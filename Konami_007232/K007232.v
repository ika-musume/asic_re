==> flow/design.v <==
module K007232 (
    input   wire            i_EMUCLK,  
    input   wire            i_PCEN, i_NCEN,
    input   wire            i_RST_n,
    input   wire            i_RCS_n,  
    input   wire            i_DACS_n,  
    input   wire            i_RD_n,
    input   wire    [3:0]   i_AB,
    input   wire    [7:0]   i_DB,
    output  wire    [7:0]   o_DB,
    output  wire            o_DB_OE,
    output  wire            o_SLEV_n,  
    output  wire            o_Q_n,  
    output  wire            o_E_n,
    input   wire    [7:0]   i_RAM,
    output  wire    [7:0]   o_RAM,
    output  wire            o_RAM_OE,
    output  wire    [16:0]  o_SA,  
    output  reg     [6:0]   o_ASD,
    output  reg     [6:0]   o_BSD,
    output  wire            o_CK2M
);
wire            mclk = i_EMUCLK;
wire            mrst = ~i_RST_n;
wire            pcen = i_PCEN;
wire            ncen = i_NCEN;
reg     [3:0]   div4_prescaler = 4'b0001;
always @(posedge mclk) begin
    if(mrst) div4_prescaler <= 4'b0001;
    else begin if(pcen) begin
        div4_prescaler[3:1] <= div4_prescaler[2:0];
        div4_prescaler[0] <= div4_prescaler[3];
    end end
end
wire            clk_div2 = div4_prescaler[0] | div4_prescaler[2];
wire            clk_div2_pcen = (div4_prescaler[3] | div4_prescaler[1]) & pcen;
wire            clk_div2_ncen = (div4_prescaler[0] | div4_prescaler[2]) & pcen;
wire            clk_div4 = div4_prescaler[0] | div4_prescaler[1];
wire            clk_div4_pcen = div4_prescaler[3] & pcen;
wire            clk_div4_ncen = div4_prescaler[1] & pcen;
reg             nQ_ne, nQ_ncen;
always @(negedge mclk) nQ_ne <= clk_div2;
always @(posedge mclk) if(ncen) nQ_ncen <= clk_div2;
assign  o_Q_n = (pcen && ncen) ? nQ_ne : nQ_ncen;
assign  o_E_n = clk_div2;
reg     [7:0]   div256_prescaler;
always @(posedge mclk) begin
    if(mrst) div256_prescaler <= 8'd1;  
    else begin if(clk_div4_pcen) begin
        div256_prescaler <= div256_prescaler == 8'd0 ? 8'd255 : div256_prescaler - 8'd1;
    end end
end
wire            clk_div1024 = div256_prescaler[7];
wire            clk_div1024_ncen = (div256_prescaler == 8'd128) && clk_div4_pcen;
wire            clk_div1024_pcen = (div256_prescaler == 8'd0) && clk_div4_pcen;
wire            reg0_wr  = (i_AB == 4'd0) && !i_DACS_n;  
wire            reg1_wr  = (i_AB == 4'd1) && !i_DACS_n;  
wire            reg2_wr  = (i_AB == 4'd2) && !i_DACS_n;  
wire            reg3_wr  = (i_AB == 4'd3) && !i_DACS_n;  
wire            reg4_wr  = (i_AB == 4'd4) && !i_DACS_n;  
wire            reg5_wr  = (i_AB == 4'd5) && !i_DACS_n;  
wire            reg6_wr  = (i_AB == 4'd6) && !i_DACS_n;   
wire            reg7_wr  = (i_AB == 4'd7) && !i_DACS_n;   
wire            reg8_wr  = (i_AB == 4'd8) && !i_DACS_n;   
wire            reg9_wr  = (i_AB == 4'd9) && !i_DACS_n;   
wire            reg10_wr = (i_AB == 4'd10) && !i_DACS_n;  
wire            reg11_wr = (i_AB == 4'd11) && !i_DACS_n;  
wire            reg12_wr = (i_AB == 4'd12) && !i_DACS_n;  
assign          o_SLEV_n = !((i_AB == 4'd13) && !i_DACS_n);  
reg     [5:0]   reg0, reg6;
reg     [7:0]   reg1, reg2, reg3, reg7, reg8, reg9;
reg             reg5, reg11;
reg     [1:0]   reg12;
always @(posedge mclk) begin
    if(reg0_wr) reg0 <= i_DB[5:0];
    if(reg1_wr) reg1 <= i_DB;
    if(reg2_wr) reg2 <= i_DB;
    if(reg3_wr) reg3 <= i_DB;
    if(reg5_wr) reg5 <= i_DB[0];
    if(reg6_wr) reg6 <= i_DB[5:0];
    if(reg7_wr) reg7 <= i_DB;
    if(reg8_wr) reg8 <= i_DB;
    if(reg9_wr) reg9 <= i_DB;
    if(reg11_wr) reg11 <= i_DB[0];
    if(reg12_wr) reg12 <= i_DB[1:0];
end
reg             ch1_pre_dirty;
always @(posedge mclk) begin
    if(reg0_wr || reg1_wr) ch1_pre_dirty <= 1'b1;
    else begin if(clk_div2_pcen) begin
        ch1_pre_dirty <= 1'b0;
    end end
end
wire    [3:0]   ch1_pre0_q, ch1_pre1_q, ch1_pre2_q;
wire    [11:0]  ch1_pre_q = {ch1_pre2_q, ch1_pre1_q, ch1_pre0_q};
wire            ch1_pre1_cnt = (ch1_pre0_q == 4'd15) & clk_div4;  
wire            ch1_pre2_cnt = reg0[5] ? clk_div4 : ch1_pre1_cnt & (ch1_pre1_q == 4'd15);  
wire            ch1_pre_co = reg0[4] ? ch1_pre1_cnt & (ch1_pre1_q == 4'd15) : ch1_pre2_cnt & (ch1_pre2_q == 4'd15);  
wire            ch1_pre_ld = ch1_pre_co | ch1_pre_dirty;
K007232_cntr #(.DW(4)) u_ch1pre0 (
    .i_EMUCLK(mclk), .i_PCEN(clk_div2_pcen), .i_RST(mrst), .i_LD(ch1_pre_ld), .i_CNT(clk_div4), .i_D(reg1[3:0]), .o_Q(ch1_pre0_q)
);
K007232_cntr #(.DW(4)) u_ch1pre1 (
    .i_EMUCLK(mclk), .i_PCEN(clk_div2_pcen), .i_RST(mrst), .i_LD(ch1_pre_ld), .i_CNT(ch1_pre1_cnt), .i_D(reg1[7:4]), .o_Q(ch1_pre1_q)
);
K007232_cntr #(.DW(4)) u_ch1pre2 (
    .i_EMUCLK(mclk), .i_PCEN(clk_div2_pcen), .i_RST(mrst), .i_LD(ch1_pre_ld), .i_CNT(ch1_pre2_cnt), .i_D(reg0[3:0]), .o_Q(ch1_pre2_q)
);
wire            ch1_cntr_loop_en = reg12[0];
reg             ch1_cntr_autoctrl_en;  
reg             ch1_cntr_stbit;  
reg             ch1_cntr_rst;  
wire            ch1_cntr_ld = ~ch1_cntr_autoctrl_en | (ch1_cntr_loop_en & ch1_cntr_stbit);
always @(posedge mclk) begin
    if(mrst) ch1_cntr_autoctrl_en <= 1'b1;
    else begin
        if(reg4_wr) ch1_cntr_autoctrl_en <= 1'b0;
        else begin
            if(clk_div2_pcen) ch1_cntr_autoctrl_en <= 1'b1;
        end
    end
    if(clk_div4_pcen) ch1_cntr_stbit <= i_RAM[7];
    if(mrst) ch1_cntr_rst <= 1'b1;
    else begin
        if(reg4_wr) ch1_cntr_rst <= 1'b0;
        else begin
            if(clk_div4_pcen) if(!ch1_cntr_loop_en && i_RAM[7] && !ch1_cntr_rst) ch1_cntr_rst <= 1'b1;
        end
    end
end
wire    [3:0]   ch1_cntr0_q, ch1_cntr1_q, ch1_cntr2_q;
wire    [4:0]   ch1_cntr3_q;
wire            ch1_cntr1_cnt = reg0[5] ? ch1_pre_co : (ch1_cntr0_q == 4'd15) & ch1_pre_co;
wire            ch1_cntr2_cnt = reg0[5] ? ch1_pre_co : (ch1_cntr1_q == 4'd15) & ch1_cntr1_cnt;
wire            ch1_cntr3_cnt = reg0[5] ? ch1_pre_co : (ch1_cntr2_q == 4'd15) & ch1_cntr2_cnt;
wire    [16:0]  ch1_rom_addr = {ch1_cntr3_q, ch1_cntr2_q, ch1_cntr1_q, ch1_cntr0_q};
K007232_cntr #(.DW(4)) u_ch1cntr0 (
    .i_EMUCLK(mclk), .i_PCEN(clk_div2_pcen), .i_RST(ch1_cntr_rst), .i_LD(ch1_cntr_ld), .i_CNT(ch1_pre_co), .i_D(reg3[3:0]), .o_Q(ch1_cntr0_q)
);
K007232_cntr #(.DW(4)) u_ch1cntr1 (
    .i_EMUCLK(mclk), .i_PCEN(clk_div2_pcen), .i_RST(ch1_cntr_rst), .i_LD(ch1_cntr_ld), .i_CNT(ch1_cntr1_cnt), .i_D(reg3[7:4]), .o_Q(ch1_cntr1_q)
);
K007232_cntr #(.DW(4)) u_ch1cntr2 (
    .i_EMUCLK(mclk), .i_PCEN(clk_div2_pcen), .i_RST(ch1_cntr_rst), .i_LD(ch1_cntr_ld), .i_CNT(ch1_cntr2_cnt), .i_D(reg2[3:0]), .o_Q(ch1_cntr2_q)
);
K007232_cntr #(.DW(5)) u_ch1cntr3 (
    .i_EMUCLK(mclk), .i_PCEN(clk_div2_pcen), .i_RST(ch1_cntr_rst), .i_LD(ch1_cntr_ld), .i_CNT(ch1_cntr3_cnt), .i_D({reg5, reg2[7:4]}), .o_Q(ch1_cntr3_q)
);
reg             ch2_pre_dirty;
always @(posedge mclk) begin
    if(reg6_wr || reg7_wr) ch2_pre_dirty <= 1'b1;
    else begin if(clk_div2_pcen) begin
        ch2_pre_dirty <= 1'b0;
    end end
end
wire    [3:0]   ch2_pre0_q, ch2_pre1_q, ch2_pre2_q;
wire    [11:0]  ch2_pre_q = {ch2_pre2_q, ch2_pre1_q, ch2_pre0_q};
wire            ch2_pre1_cnt = (ch2_pre0_q == 4'd15) & ~clk_div4;
wire            ch2_pre2_cnt = reg6[5] ? ~clk_div4 : ch2_pre1_cnt & (ch2_pre1_q == 4'd15);
wire            ch2_pre_co = reg6[4] ? ch2_pre1_cnt & (ch2_pre1_q == 4'd15) : ch2_pre2_cnt & (ch2_pre2_q == 4'd15);
wire            ch2_pre_ld = ch2_pre_co | ch2_pre_dirty;
K007232_cntr #(.DW(4)) u_ch2pre0 (
    .i_EMUCLK(mclk), .i_PCEN(clk_div2_pcen), .i_RST(mrst), .i_LD(ch2_pre_ld), .i_CNT(~clk_div4), .i_D(reg7[3:0]), .o_Q(ch2_pre0_q)
);
K007232_cntr #(.DW(4)) u_ch2pre1 (
    .i_EMUCLK(mclk), .i_PCEN(clk_div2_pcen), .i_RST(mrst), .i_LD(ch2_pre_ld), .i_CNT(ch2_pre1_cnt), .i_D(reg7[7:4]), .o_Q(ch2_pre1_q)
);
K007232_cntr #(.DW(4)) u_ch2pre2 (
    .i_EMUCLK(mclk), .i_PCEN(clk_div2_pcen), .i_RST(mrst), .i_LD(ch2_pre_ld), .i_CNT(ch2_pre2_cnt), .i_D(reg6[3:0]), .o_Q(ch2_pre2_q)
);
wire            ch2_cntr_loop_en = reg12[1];
reg             ch2_cntr_autoctrl_en;
reg             ch2_cntr_stbit;
reg             ch2_cntr_rst;
wire            ch2_cntr_ld = ~ch2_cntr_autoctrl_en | (ch2_cntr_loop_en & ch2_cntr_stbit);
always @(posedge mclk) begin
    if(mrst) ch2_cntr_autoctrl_en <= 1'b1;
    else begin
        if(reg10_wr) ch2_cntr_autoctrl_en <= 1'b0;
        else begin
            if(clk_div2_pcen) ch2_cntr_autoctrl_en <= 1'b1;
        end
    end
    if(clk_div4_ncen) ch2_cntr_stbit <= i_RAM[7];
    if(mrst) ch2_cntr_rst <= 1'b1;
    else begin
        if(reg10_wr) ch2_cntr_rst <= 1'b0;
        else begin
            if(clk_div4_ncen) if(!ch2_cntr_loop_en && i_RAM[7] && !ch2_cntr_rst) ch2_cntr_rst <= 1'b1;
        end
    end
end
wire    [3:0]   ch2_cntr0_q, ch2_cntr1_q, ch2_cntr2_q;
wire    [4:0]   ch2_cntr3_q;
wire            ch2_cntr1_cnt = reg6[5] ? ch2_pre_co : (ch2_cntr0_q == 4'd15) & ch2_pre_co;
wire            ch2_cntr2_cnt = reg6[5] ? ch2_pre_co : (ch2_cntr1_q == 4'd15) & ch2_cntr1_cnt;
wire            ch2_cntr3_cnt = reg6[5] ? ch2_pre_co : (ch2_cntr2_q == 4'd15) & ch2_cntr2_cnt;
wire    [16:0]  ch2_rom_addr = {ch2_cntr3_q, ch2_cntr2_q, ch2_cntr1_q, ch2_cntr0_q};
K007232_cntr #(.DW(4)) u_ch2cntr0 (
    .i_EMUCLK(mclk), .i_PCEN(clk_div2_pcen), .i_RST(ch2_cntr_rst), .i_LD(ch2_cntr_ld), .i_CNT(ch2_pre_co), .i_D(reg9[3:0]), .o_Q(ch2_cntr0_q)
);
K007232_cntr #(.DW(4)) u_ch2cntr1 (
    .i_EMUCLK(mclk), .i_PCEN(clk_div2_pcen), .i_RST(ch2_cntr_rst), .i_LD(ch2_cntr_ld), .i_CNT(ch2_cntr1_cnt), .i_D(reg9[7:4]), .o_Q(ch2_cntr1_q)
);
K007232_cntr #(.DW(4)) u_ch2cntr2 (
    .i_EMUCLK(mclk), .i_PCEN(clk_div2_pcen), .i_RST(ch2_cntr_rst), .i_LD(ch2_cntr_ld), .i_CNT(ch2_cntr2_cnt), .i_D(reg8[3:0]), .o_Q(ch2_cntr2_q)
);
K007232_cntr #(.DW(5)) u_ch2cntr3 (
    .i_EMUCLK(mclk), .i_PCEN(clk_div2_pcen), .i_RST(ch2_cntr_rst), .i_LD(ch2_cntr_ld), .i_CNT(ch2_cntr3_cnt), .i_D({reg11, reg8[7:4]}), .o_Q(ch2_cntr3_q)
);
assign  o_SA = clk_div4 ? ch2_rom_addr : ch1_rom_addr;
always @(posedge mclk) if(clk_div4_pcen) o_ASD <= i_RAM[6:0];
always @(posedge mclk) if(clk_div4_ncen) o_BSD <= i_RAM[6:0];
assign  o_RAM = i_DB;
assign  o_DB = i_RAM;
assign  o_RAM_OE = ~(~i_RD_n | (clk_div2 | i_RCS_n));
assign  o_DB_OE = ~(i_RD_n | (clk_div2 | i_RCS_n));
wire    [3:0]   ck2m_q;
wire            ck2m_ld = ck2m_q == 4'd15;
K007232_cntr #(.DW(4)) u_ck2m (
    .i_EMUCLK(mclk), .i_PCEN(reg0[4] ? clk_div4_pcen : clk_div1024_pcen), .i_RST(mrst), .i_LD(ck2m_ld), .i_CNT(1'b1), .i_D(4'd9), .o_Q(ck2m_q)
);        
assign  o_CK2M = reg0[5] ? clk_div1024 : ck2m_q == 4'd15;
endmodule
module K007232_cntr #(parameter DW = 4) (
    input   wire                i_EMUCLK,  
    input   wire                i_PCEN,
    input   wire                i_RST, i_LD, i_CNT,
    input   wire    [DW-1:0]    i_D,
    output  reg     [DW-1:0]    o_Q
);
always @(posedge i_EMUCLK) begin
    if(i_RST) o_Q <= {DW{1'b0}};
    else begin if(i_PCEN) begin
        if(i_LD) o_Q <= i_D;
        else begin
            if(i_CNT) o_Q <= &{o_Q} ? {DW{1'b0}} : o_Q + 1'b1;
        end
    end end
end
endmodule
### Step by step through the tools: K007232

What the tools print for K007232, step after step.
Line numbers count from 1 in the design file above.
Operators: Yosys type, input widths -> output width; for muxes data width and select width s.
A cell with -- has no value.

| design | value |
|---|---|
| design top | K007232 |
| clock input | i_EMUCLK |
| library | sky130hd |
| corner | tt_025C_1v80 |

### After elaboration

Source: Yosys, flattened and elaborated, memories not mapped. Widths are those after wreduce. Registers that Yosys merges into a memory's read port (data or address) are not register bits. Print and check cells do not count. Equal cells are merged and count once.

| storage and ports | value |
|---|---|
| input bits | 27 |
| cells after elaboration | 265 |
| register bits | 162 |
| output and inout port bits | 53 |

| cells by class | value |
|---|---|
| mux-type cells | 68 |
| reduce/logical cells | 80 |
| bitwise logic cells | 33 |
| add/sub/neg operators | 16 |
| eq/ne operators | 27 |

Operators by type and width:

| operator | count |
|---|---|
| $mux 4 | 38 |
| $eq 4x4->1 const B | 19 |
| $add 4x1->4 const B | 13 |
| $reduce_and 4->1 | 13 |
| $reduce_bool 2->1 | 19 |
| $reduce_and 2->1 | 16 |
| $mux 5 | 6 |
| $mux 1 | 22 |
| $logic_and 1x1->1 | 20 |
| $and 1x1->1 | 17 |
| $mux 17 | 1 |
| $eq 4x3->1 const B | 4 |
| $or 1x1->1 | 10 |
| $add 5x1->5 const B | 2 |
| $reduce_and 5->1 | 2 |
| $eq 4x2->1 const B | 2 |
| $sub 8x1->8 const B | 1 |
| $logic_not 8->1 | 1 |
| $mux 8 | 1 |
| $not 1->1 | 6 |
| $logic_not 1->1 | 6 |
| $eq 4x1->1 const B | 1 |
| $logic_not 4->1 | 1 |
| $logic_or 1x1->1 | 2 |
| $ne 2x1->1 const B | 1 |

### Logic depth

Depth = most cells in a row (Yosys ltp): at word level without a register or memory, in the mapped netlist without a sequential cell, where the memories' decode and read muxes count.

| logic depth | value |
|---|---|
| word-level depth | 15 |
| ABC_AREA | 1 |
| mapped depth | 13 |
| gate-level depth less buffers | 12 |

### Synthesis result

Yosys stat after the flow's synthesis: flattened, memories mapped to cells. It holds for the ABC_AREA given above (unset counts as 0); a run with the other value may have another netlist.
The area totals of this step are shown rounded.

| synthesis totals | value |
|---|---|
| sequential part of the area | 4050 µm² |
| buffers | 39 |
| chip area (Yosys) | 7800 µm² |
| mapped cells | 919 |
| mapped flip-flops | 162 |

Cells by type:

| cell | count | area in all (µm²) |
|---|---|---|
| sky130_fd_sc_hd__edfxtp_1 | 81 | 2.43E+03 |
| sky130_fd_sc_hd__dfxtp_1 | 81 | 1.62E+03 |
| sky130_fd_sc_hd__nand2_1 | 198 | 743.213 |
| sky130_fd_sc_hd__nor2_1 | 141 | 529.258 |
| sky130_fd_sc_hd__o21ai_0 | 66 | 330.317 |
| sky130_fd_sc_hd__inv_1 | 83 | 311.549 |
| sky130_fd_sc_hd__nand3_1 | 49 | 245.235 |
| sky130_fd_sc_hd__ha_1 | 19 | 237.728 |
| sky130_fd_sc_hd__a21oi_1 | 34 | 170.163 |
| sky130_fd_sc_hd__buf_4 | 17 | 127.622 |
| sky130_fd_sc_hd__o21ai_1 | 22 | 110.106 |
| sky130_fd_sc_hd__xnor2_1 | 10 | 87.584 |
| sky130_fd_sc_hd__nand2_4 | 6 | 67.565 |
| sky130_fd_sc_hd__xor2_1 | 7 | 61.309 |
| sky130_fd_sc_hd__a22oi_1 | 8 | 60.058 |
| sky130_fd_sc_hd__nor3_1 | 12 | 60.058 |
| sky130_fd_sc_hd__a31oi_1 | 9 | 56.304 |
| sky130_fd_sc_hd__buf_6 | 5 | 56.304 |

Not listed: further types 21, cells in them 71.

Record of 2 stored runs of the RTL-to-layout flow on K007232, platform sky130hd. The runs are unordered. Constraints: input delay and output delay 20% of the set period each, output load 0.01 pF.
Values from the reports are rounded here.

#### Flow run A

| setting | value |
|---|---|
| period_ns | `3.59` |
| CORE_UTILIZATION | `40` |
| PLACE_DENSITY | `0.64` |
| CORE_ASPECT_RATIO | `1.8` |
| CELL_PAD_IN_SITES_GLOBAL_PLACEMENT | `2` |
| TNS_END_PERCENT | `65` |
| ABC_AREA | `1` |
| CTS_CLUSTER_SIZE | `56` |
| CTS_CLUSTER_DIAMETER | `288` |
| MAX_ROUTING_LAYER | `met5` |
| CAP_MARGIN | `20` |
| CORE_MARGIN | `2` |
| SLEW_MARGIN | `20` |

| result | value |
|---|---|
| mapped cell area after synthesis | 7800 µm² |
| standard-cell area after layout | 9420 µm² |
| smallest setup slack | -0.008 ns |
| area inside the die boundary | 20700 µm² |
| utilization of the finished layout | 0.492 |

#### Flow run B

| setting | value |
|---|---|
| period_ns | `1.2` |
| CORE_UTILIZATION | `64` |
| SETUP_SLACK_MARGIN | `0.14` |
| PLACE_DENSITY_LB_ADDON | `0.16` |
| CELL_PAD_IN_SITES_GLOBAL_PLACEMENT | `2` |
| CELL_PAD_IN_SITES_DETAIL_PLACEMENT | `0` |
| GPL_TIMING_DRIVEN | `1` |
| GPL_ROUTABILITY_DRIVEN | `1` |
| CTS_CLUSTER_SIZE | `32` |
| SLEW_MARGIN | `15` |
| MIN_ROUTING_LAYER | `met2` |
| CAP_MARGIN | `20` |
| CORE_MARGIN | `2` |

No final report: placement broke off with FLW-0024.
